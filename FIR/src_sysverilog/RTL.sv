==> flow/design.v <==
module RTL (
    input logic clk, reset_n,
    input logic signed [23:0] data_in,
    output logic signed [23:0] data_out
);
logic signed [23:0] areg1, areg2, areg3;
logic signed [23:0] mreg1, mreg2, mreg3;
logic signed [23:0] preg1, preg2;
logic signed [23:0] coeff1 = 1;
logic signed [23:0] coeff2 = 2;
logic signed [23:0] coeff3 = 3;
logic signed [23:0] mul1,mul2,mul3;
always @(posedge clk or negedge reset_n) begin
    if (!reset_n) begin
        areg1 <= 0;
        areg2 <= 0;
        areg3 <= 0;
    end else begin      
        areg1 <= data_in;
        areg2 <= areg1;
        areg3 <= areg2;
		  mul1 = areg1 * coeff1;
		  mul2 = areg2 * coeff2;
		  mul3 = areg3 * coeff3;
    end
end
always @(posedge clk or negedge reset_n) begin
    if (!reset_n) begin
        mreg1 <= 0;
        mreg2 <= 0;
        mreg3 <= 0;
    end else begin
		  mreg1=mul1;
		  mreg2=mul2;
		  mreg3=mul3;
    end
end
always @(posedge clk or negedge reset_n) begin
    if (!reset_n) begin
        preg1 <= 0;
        preg2 <= 0;
    end else begin
		  preg1=mreg1;
		  preg2=preg1 + mreg2;
		  data_out = preg2 + mreg3;
    end
end
endmodule
=== Tool chain data of RTL ===
What the tools print for RTL, step after step.
Line numbers count from 1 in the design file above.
Operators carry their Yosys type and port widths (W data, S select, Z words).
Not given: -

* Top module: RTL
* Clock input: clk
* Cell library: sky130hd
* Library corner: tt_025C_1v80

=== Word level ===
Yosys after proc, flatten, opt, wreduce and memory -nomap, before mapping. Enables and synchronous resets that opt folds into registers are not counted as muxes. Memory bits, and registers merged into a memory's read port (data or address), are not among the register bits. Print and check cells are not counted. Equal cells are merged and count once.

* Register bits after elaboration: 238
* Bits of input ports: 26
* Output and inout bits: 24

* Add/sub/neg operators: 2
* Multipliers: 1

{| class="wikitable"
|+ Operator list
! kind !! number
|-
| $mul A24 B3 Y24 const B || 1
|-
| $add A24 B24 Y24 || 2
|}

=== Longest topological paths ===
Longest topological path by Yosys (ltp), each cell counted once; first at word level (registers and memories cut), then after technology mapping (sequential cells cut; the memories' decode and read muxes count).

* Depth after elaboration: 2
* ABC_AREA: 0
* Gate-level depth with buffers: 13
* Gate-level depth less buffers: 13

=== Mapped cells and area ===
The flow's flattened synthesis, as Yosys stat reports it; memories are mapped. The netlist is that of the ABC_AREA named above (0 if unset); the other value can give another one.
The area totals of this step are shown rounded.

* Cells in the netlist: 577
* Chip area (Yosys): 9,279 µm²
* Sequential part of the area: 6,431 µm²
* Flip-flops: 238

{| class="wikitable"
|+ Cells by type
! cell !! number !! area in all (µm²)
|-
| sky130_fd_sc_hd__dfrtp_1 || 143 || 3.58E+03
|-
| sky130_fd_sc_hd__edfxtp_1 || 95 || 2.85E+03
|-
| sky130_fd_sc_hd__ha_1 || 66 || 825.792
|-
| sky130_fd_sc_hd__fa_1 || 24 || 480.461
|-
| sky130_fd_sc_hd__xnor2_1 || 28 || 245.235
|-
| sky130_fd_sc_hd__a21oi_1 || 34 || 170.163
|-
| sky130_fd_sc_hd__a21o_1 || 18 || 135.13
|-
| sky130_fd_sc_hd__xor2_1 || 11 || 96.342
|-
| sky130_fd_sc_hd__nand2_1 || 25 || 93.84
|-
| sky130_fd_sc_hd__nor2_1 || 22 || 82.579
|-
| sky130_fd_sc_hd__inv_1 || 16 || 60.058
|-
| sky130_fd_sc_hd__a31oi_1 || 7 || 43.792
|-
| sky130_fd_sc_hd__o21ai_0 || 8 || 40.038
|-
| sky130_fd_sc_hd__a211oi_1 || 5 || 37.536
|-
| sky130_fd_sc_hd__a21boi_1 || 5 || 37.536
|-
| sky130_fd_sc_hd__o21ai_1 || 7 || 35.034
|-
| sky130_fd_sc_hd__and3_1 || 5 || 31.28
|-
| sky130_fd_sc_hd__nand3_1 || 6 || 30.029
|}

Other cell types: 30; their cells: 52.

=== Timing after synthesis ===
Source: OpenSTA report_checks on the synthesized netlist (no wires, ideal clock, input and output delay 20% of the period each), path of least setup slack; recovery checks are left aside. Register names are those of the netlist, which keeps one name where synthesis merged equal registers.

* Kind: flip-flop to flip-flop
* From: register areg3[1]
* To: register mul3[20]
* Clock period: 3,430 ps
* Setup time: 260 ps
* Launch time at the first pin: 0 ps
* Data arrival time: 2,522 ps
* Setup slack: 648 ps
* Delay of the path: 2,782 ps
* Stages on the path: 11
* Synthesis period reached: 2,782 ps

"delay of the path" is the arrival time less input delay plus setup time.
"stages on the path" counts driving pins, that of a launching flip-flop among them; a cell with two outputs on the path counts twice.
"synthesis period reached" = period - worst setup slack (recovery checks aside). The figure is calculated, with input and output delays left at 20% of the set period.
Between the ends stands the longest chain of elaborated cells between them, by number of cells; it is not shown to be the way that was timed. Of several equally long chains one is given.
A line is the first line of the expression or statement that the cell stems from. Yosys adds cells for indexed reads and writes and turns some case tables into memories.

* Path through: sky130_fd_sc_hd__dfrtp_1 > sky130_fd_sc_hd__ha_1 > sky130_fd_sc_hd__ha_1 > sky130_fd_sc_hd__fa_1 > sky130_fd_sc_hd__a211oi_1 > sky130_fd_sc_hd__o21bai_1 > sky130_fd_sc_hd__a311o_2 > sky130_fd_sc_hd__a31oi_2 > sky130_fd_sc_hd__o21ai_1 > sky130_fd_sc_hd__a21oi_1 > sky130_fd_sc_hd__xnor2_1
* Length of the longest elaborated chain: 1

{| class="wikitable"
|+ RTL lines, path post-synthesis
! element !! line !! source
|-
| from (decl) || 6 || <nowiki>logic signed [23:0] areg1, areg2, areg3;</nowiki>
|-
| from (assign) || 17 || <nowiki>areg3 <= 0;</nowiki>
|-
| from (assign) || 21 || <nowiki>areg3 <= areg2;</nowiki>
|-
| $mul A24 B3 Y24 || 24 || <nowiki>mul3 = areg3 * coeff3;</nowiki>
|-
| to (assign) || 24 ||
|-
| to (decl) || 12 || <nowiki>logic signed [23:0] mul1,mul2,mul3;</nowiki>
|}

=== Timing after layout ===
From the final timing report of run A: the path of least setup slack in the routed layout; clock arrival at registers is part of the times.
The report prints the path's times to 10 ps; the period is as set.

* Kind: flip-flop to flip-flop
* From: register mreg1[5]
* To: register data_out[21]
* Clock period: 1,640 ps
* Setup time: 250 ps
* Launch time at the first pin: 510 ps
* Data arrival time: 3,220 ps
* Setup slack: -1,320 ps
* Stages on the path: 12

Between the ends stands the longest chain of elaborated cells between them, by number of cells; it is not shown to be the way that was timed. Of several equally long chains one is given.

* Path through: sky130_fd_sc_hd__dfrtp_1 > sky130_fd_sc_hd__fa_2 > sky130_fd_sc_hd__ha_4 > sky130_fd_sc_hd__a21o_1 > sky130_fd_sc_hd__buf_4 > sky130_fd_sc_hd__nand2_1 > sky130_fd_sc_hd__nand4b_1 > sky130_fd_sc_hd__a31oi_1 > sky130_fd_sc_hd__buf_4 > sky130_fd_sc_hd__o21bai_4 > sky130_fd_sc_hd__a211oi_2 > sky130_fd_sc_hd__a21oi_1
* Length of the longest elaborated chain: 2

{| class="wikitable"
|+ RTL lines, path after layout
! element !! line !! source
|-
| from (decl) || 7 || <nowiki>logic signed [23:0] mreg1, mreg2, mreg3;</nowiki>
|-
| from (assign) || 29 || <nowiki>mreg1 <= 0;</nowiki>
|-
| from (assign) || 33 || <nowiki>mreg1=mul1;</nowiki>
|-
| $add A24 B24 Y24 || 44 || <nowiki>preg2=preg1 + mreg2;</nowiki>
|-
| $add A24 B24 Y24 || 45 || <nowiki>data_out = preg2 + mreg3;</nowiki>
|-
| to (assign) || 45 ||
|-
| to (decl) || 4 || <nowiki>output logic signed [23:0] data_out</nowiki>
|}

Subject: RTL on sky130hd, stored results

Hello all,

Measured data: module RTL, platform sky130hd, 2 stored runs of the flow under differing settings, order arbitrary. Input and output delays are each 20% of the period that was set; the output load is 0.01 pF.
"achieved clock period" is the run's clock period less its worst setup slack. It is reckoned from that one timing run; input and output delays stay at 20% of the period that was set.
"worst setup path time" means the part of the period allowed to the worst setup path (the constraints hold back 20% at inputs and 20% at outputs) less its slack; where the path has registers, the arrival times of their clocks count too.
"power" is the tool's figure for a default switching activity; nothing was simulated.
"worst setup path time" is known to 10 ps.
Measured values are rounded.

Run A
==> flow/run.sh <==
#!/bin/bash
# the make line also repeats the synthesis and layout settings of config.mk as NAME=value (left out here)
make -C /OpenROAD-flow-scripts/flow DESIGN_CONFIG=/design/flow/config.mk WORK_HOME=/design/flow/orfs CLKGATE_MAP_FILE= finish
==> flow/config.mk <==
export PLATFORM = sky130hd
export DESIGN_NAME = RTL
export DESIGN_NICKNAME = RTL
export VERILOG_FILES = /design/flow/design.v
export SDC_FILE = /design/flow/constraint.sdc
export NUM_CORES = 4
export LEC_CHECK = 0
export CAP_MARGIN = 20
export CELL_PAD_IN_SITES_DETAIL_PLACEMENT = 2
export CORE_MARGIN = 2
export CORE_UTILIZATION = 17
export CTS_CLUSTER_DIAMETER = 28
export MAX_ROUTING_LAYER = met4
export SETUP_SLACK_MARGIN = 0.01
export SLEW_MARGIN = 20
export TNS_END_PERCENT = 45
==> flow/constraint.sdc <==
create_clock -name core_clock -period 1.64 [get_ports {clk}]
set_input_delay 0.3280 -clock core_clock [delete_from_list [all_inputs] [get_ports {clk}]]
set_output_delay 0.3280 -clock core_clock [all_outputs]
set_load 0.01 [all_outputs]

==> results of run A <==
chip area after synthesis (Yosys): 9,279 µm²
die area: 56,470 µm²
standard-cell area of the final layout: 13,610 µm²
utilization: 25.2%
worst setup slack after layout: -1,321 ps
total negative slack: -39,370 ps
power: 21.60 mW
achieved clock period: 2,961 ps
worst setup path time: 2,960 ps
worst setup path kind: flip-flop to flip-flop

Run B
==> flow/run.sh <==
#!/bin/bash
# the make line also repeats the synthesis and layout settings of config.mk as NAME=value (left out here)
make -C /OpenROAD-flow-scripts/flow DESIGN_CONFIG=/design/flow/config.mk WORK_HOME=/design/flow/orfs CLKGATE_MAP_FILE= finish
==> flow/config.mk <==
export PLATFORM = sky130hd
export DESIGN_NAME = RTL
export DESIGN_NICKNAME = RTL
export VERILOG_FILES = /design/flow/design.v
export SDC_FILE = /design/flow/constraint.sdc
export NUM_CORES = 4
export LEC_CHECK = 0
export ABC_AREA = 1
export CAP_MARGIN = 20
export CELL_PAD_IN_SITES_GLOBAL_PLACEMENT = 1
export CORE_ASPECT_RATIO = 1.66
export CORE_MARGIN = 2
export CORE_UTILIZATION = 60
export CTS_CLUSTER_SIZE = 77
export GPL_ROUTABILITY_DRIVEN = 0
export MIN_ROUTING_LAYER = met2
export PLACE_DENSITY_LB_ADDON = 0.11
export SETUP_SLACK_MARGIN = 0.6
export SLEW_MARGIN = 20
==> flow/constraint.sdc <==
create_clock -name core_clock -period 3.17 [get_ports {clk}]
set_input_delay 0.6340 -clock core_clock [delete_from_list [all_inputs] [get_ports {clk}]]
set_output_delay 0.6340 -clock core_clock [all_outputs]
set_load 0.01 [all_outputs]

==> results of run B <==
chip area after synthesis (Yosys): 10,240 µm²
die area: 18,160 µm²
standard-cell area of the final layout: 11,830 µm²
utilization: 70.8%
worst setup slack after layout: 645 ps
total negative slack: 0 ps
power: 8.476 mW
achieved clock period: 2,525 ps
worst setup path time: 2,530 ps
worst setup path kind: flip-flop to flip-flop

Thanks
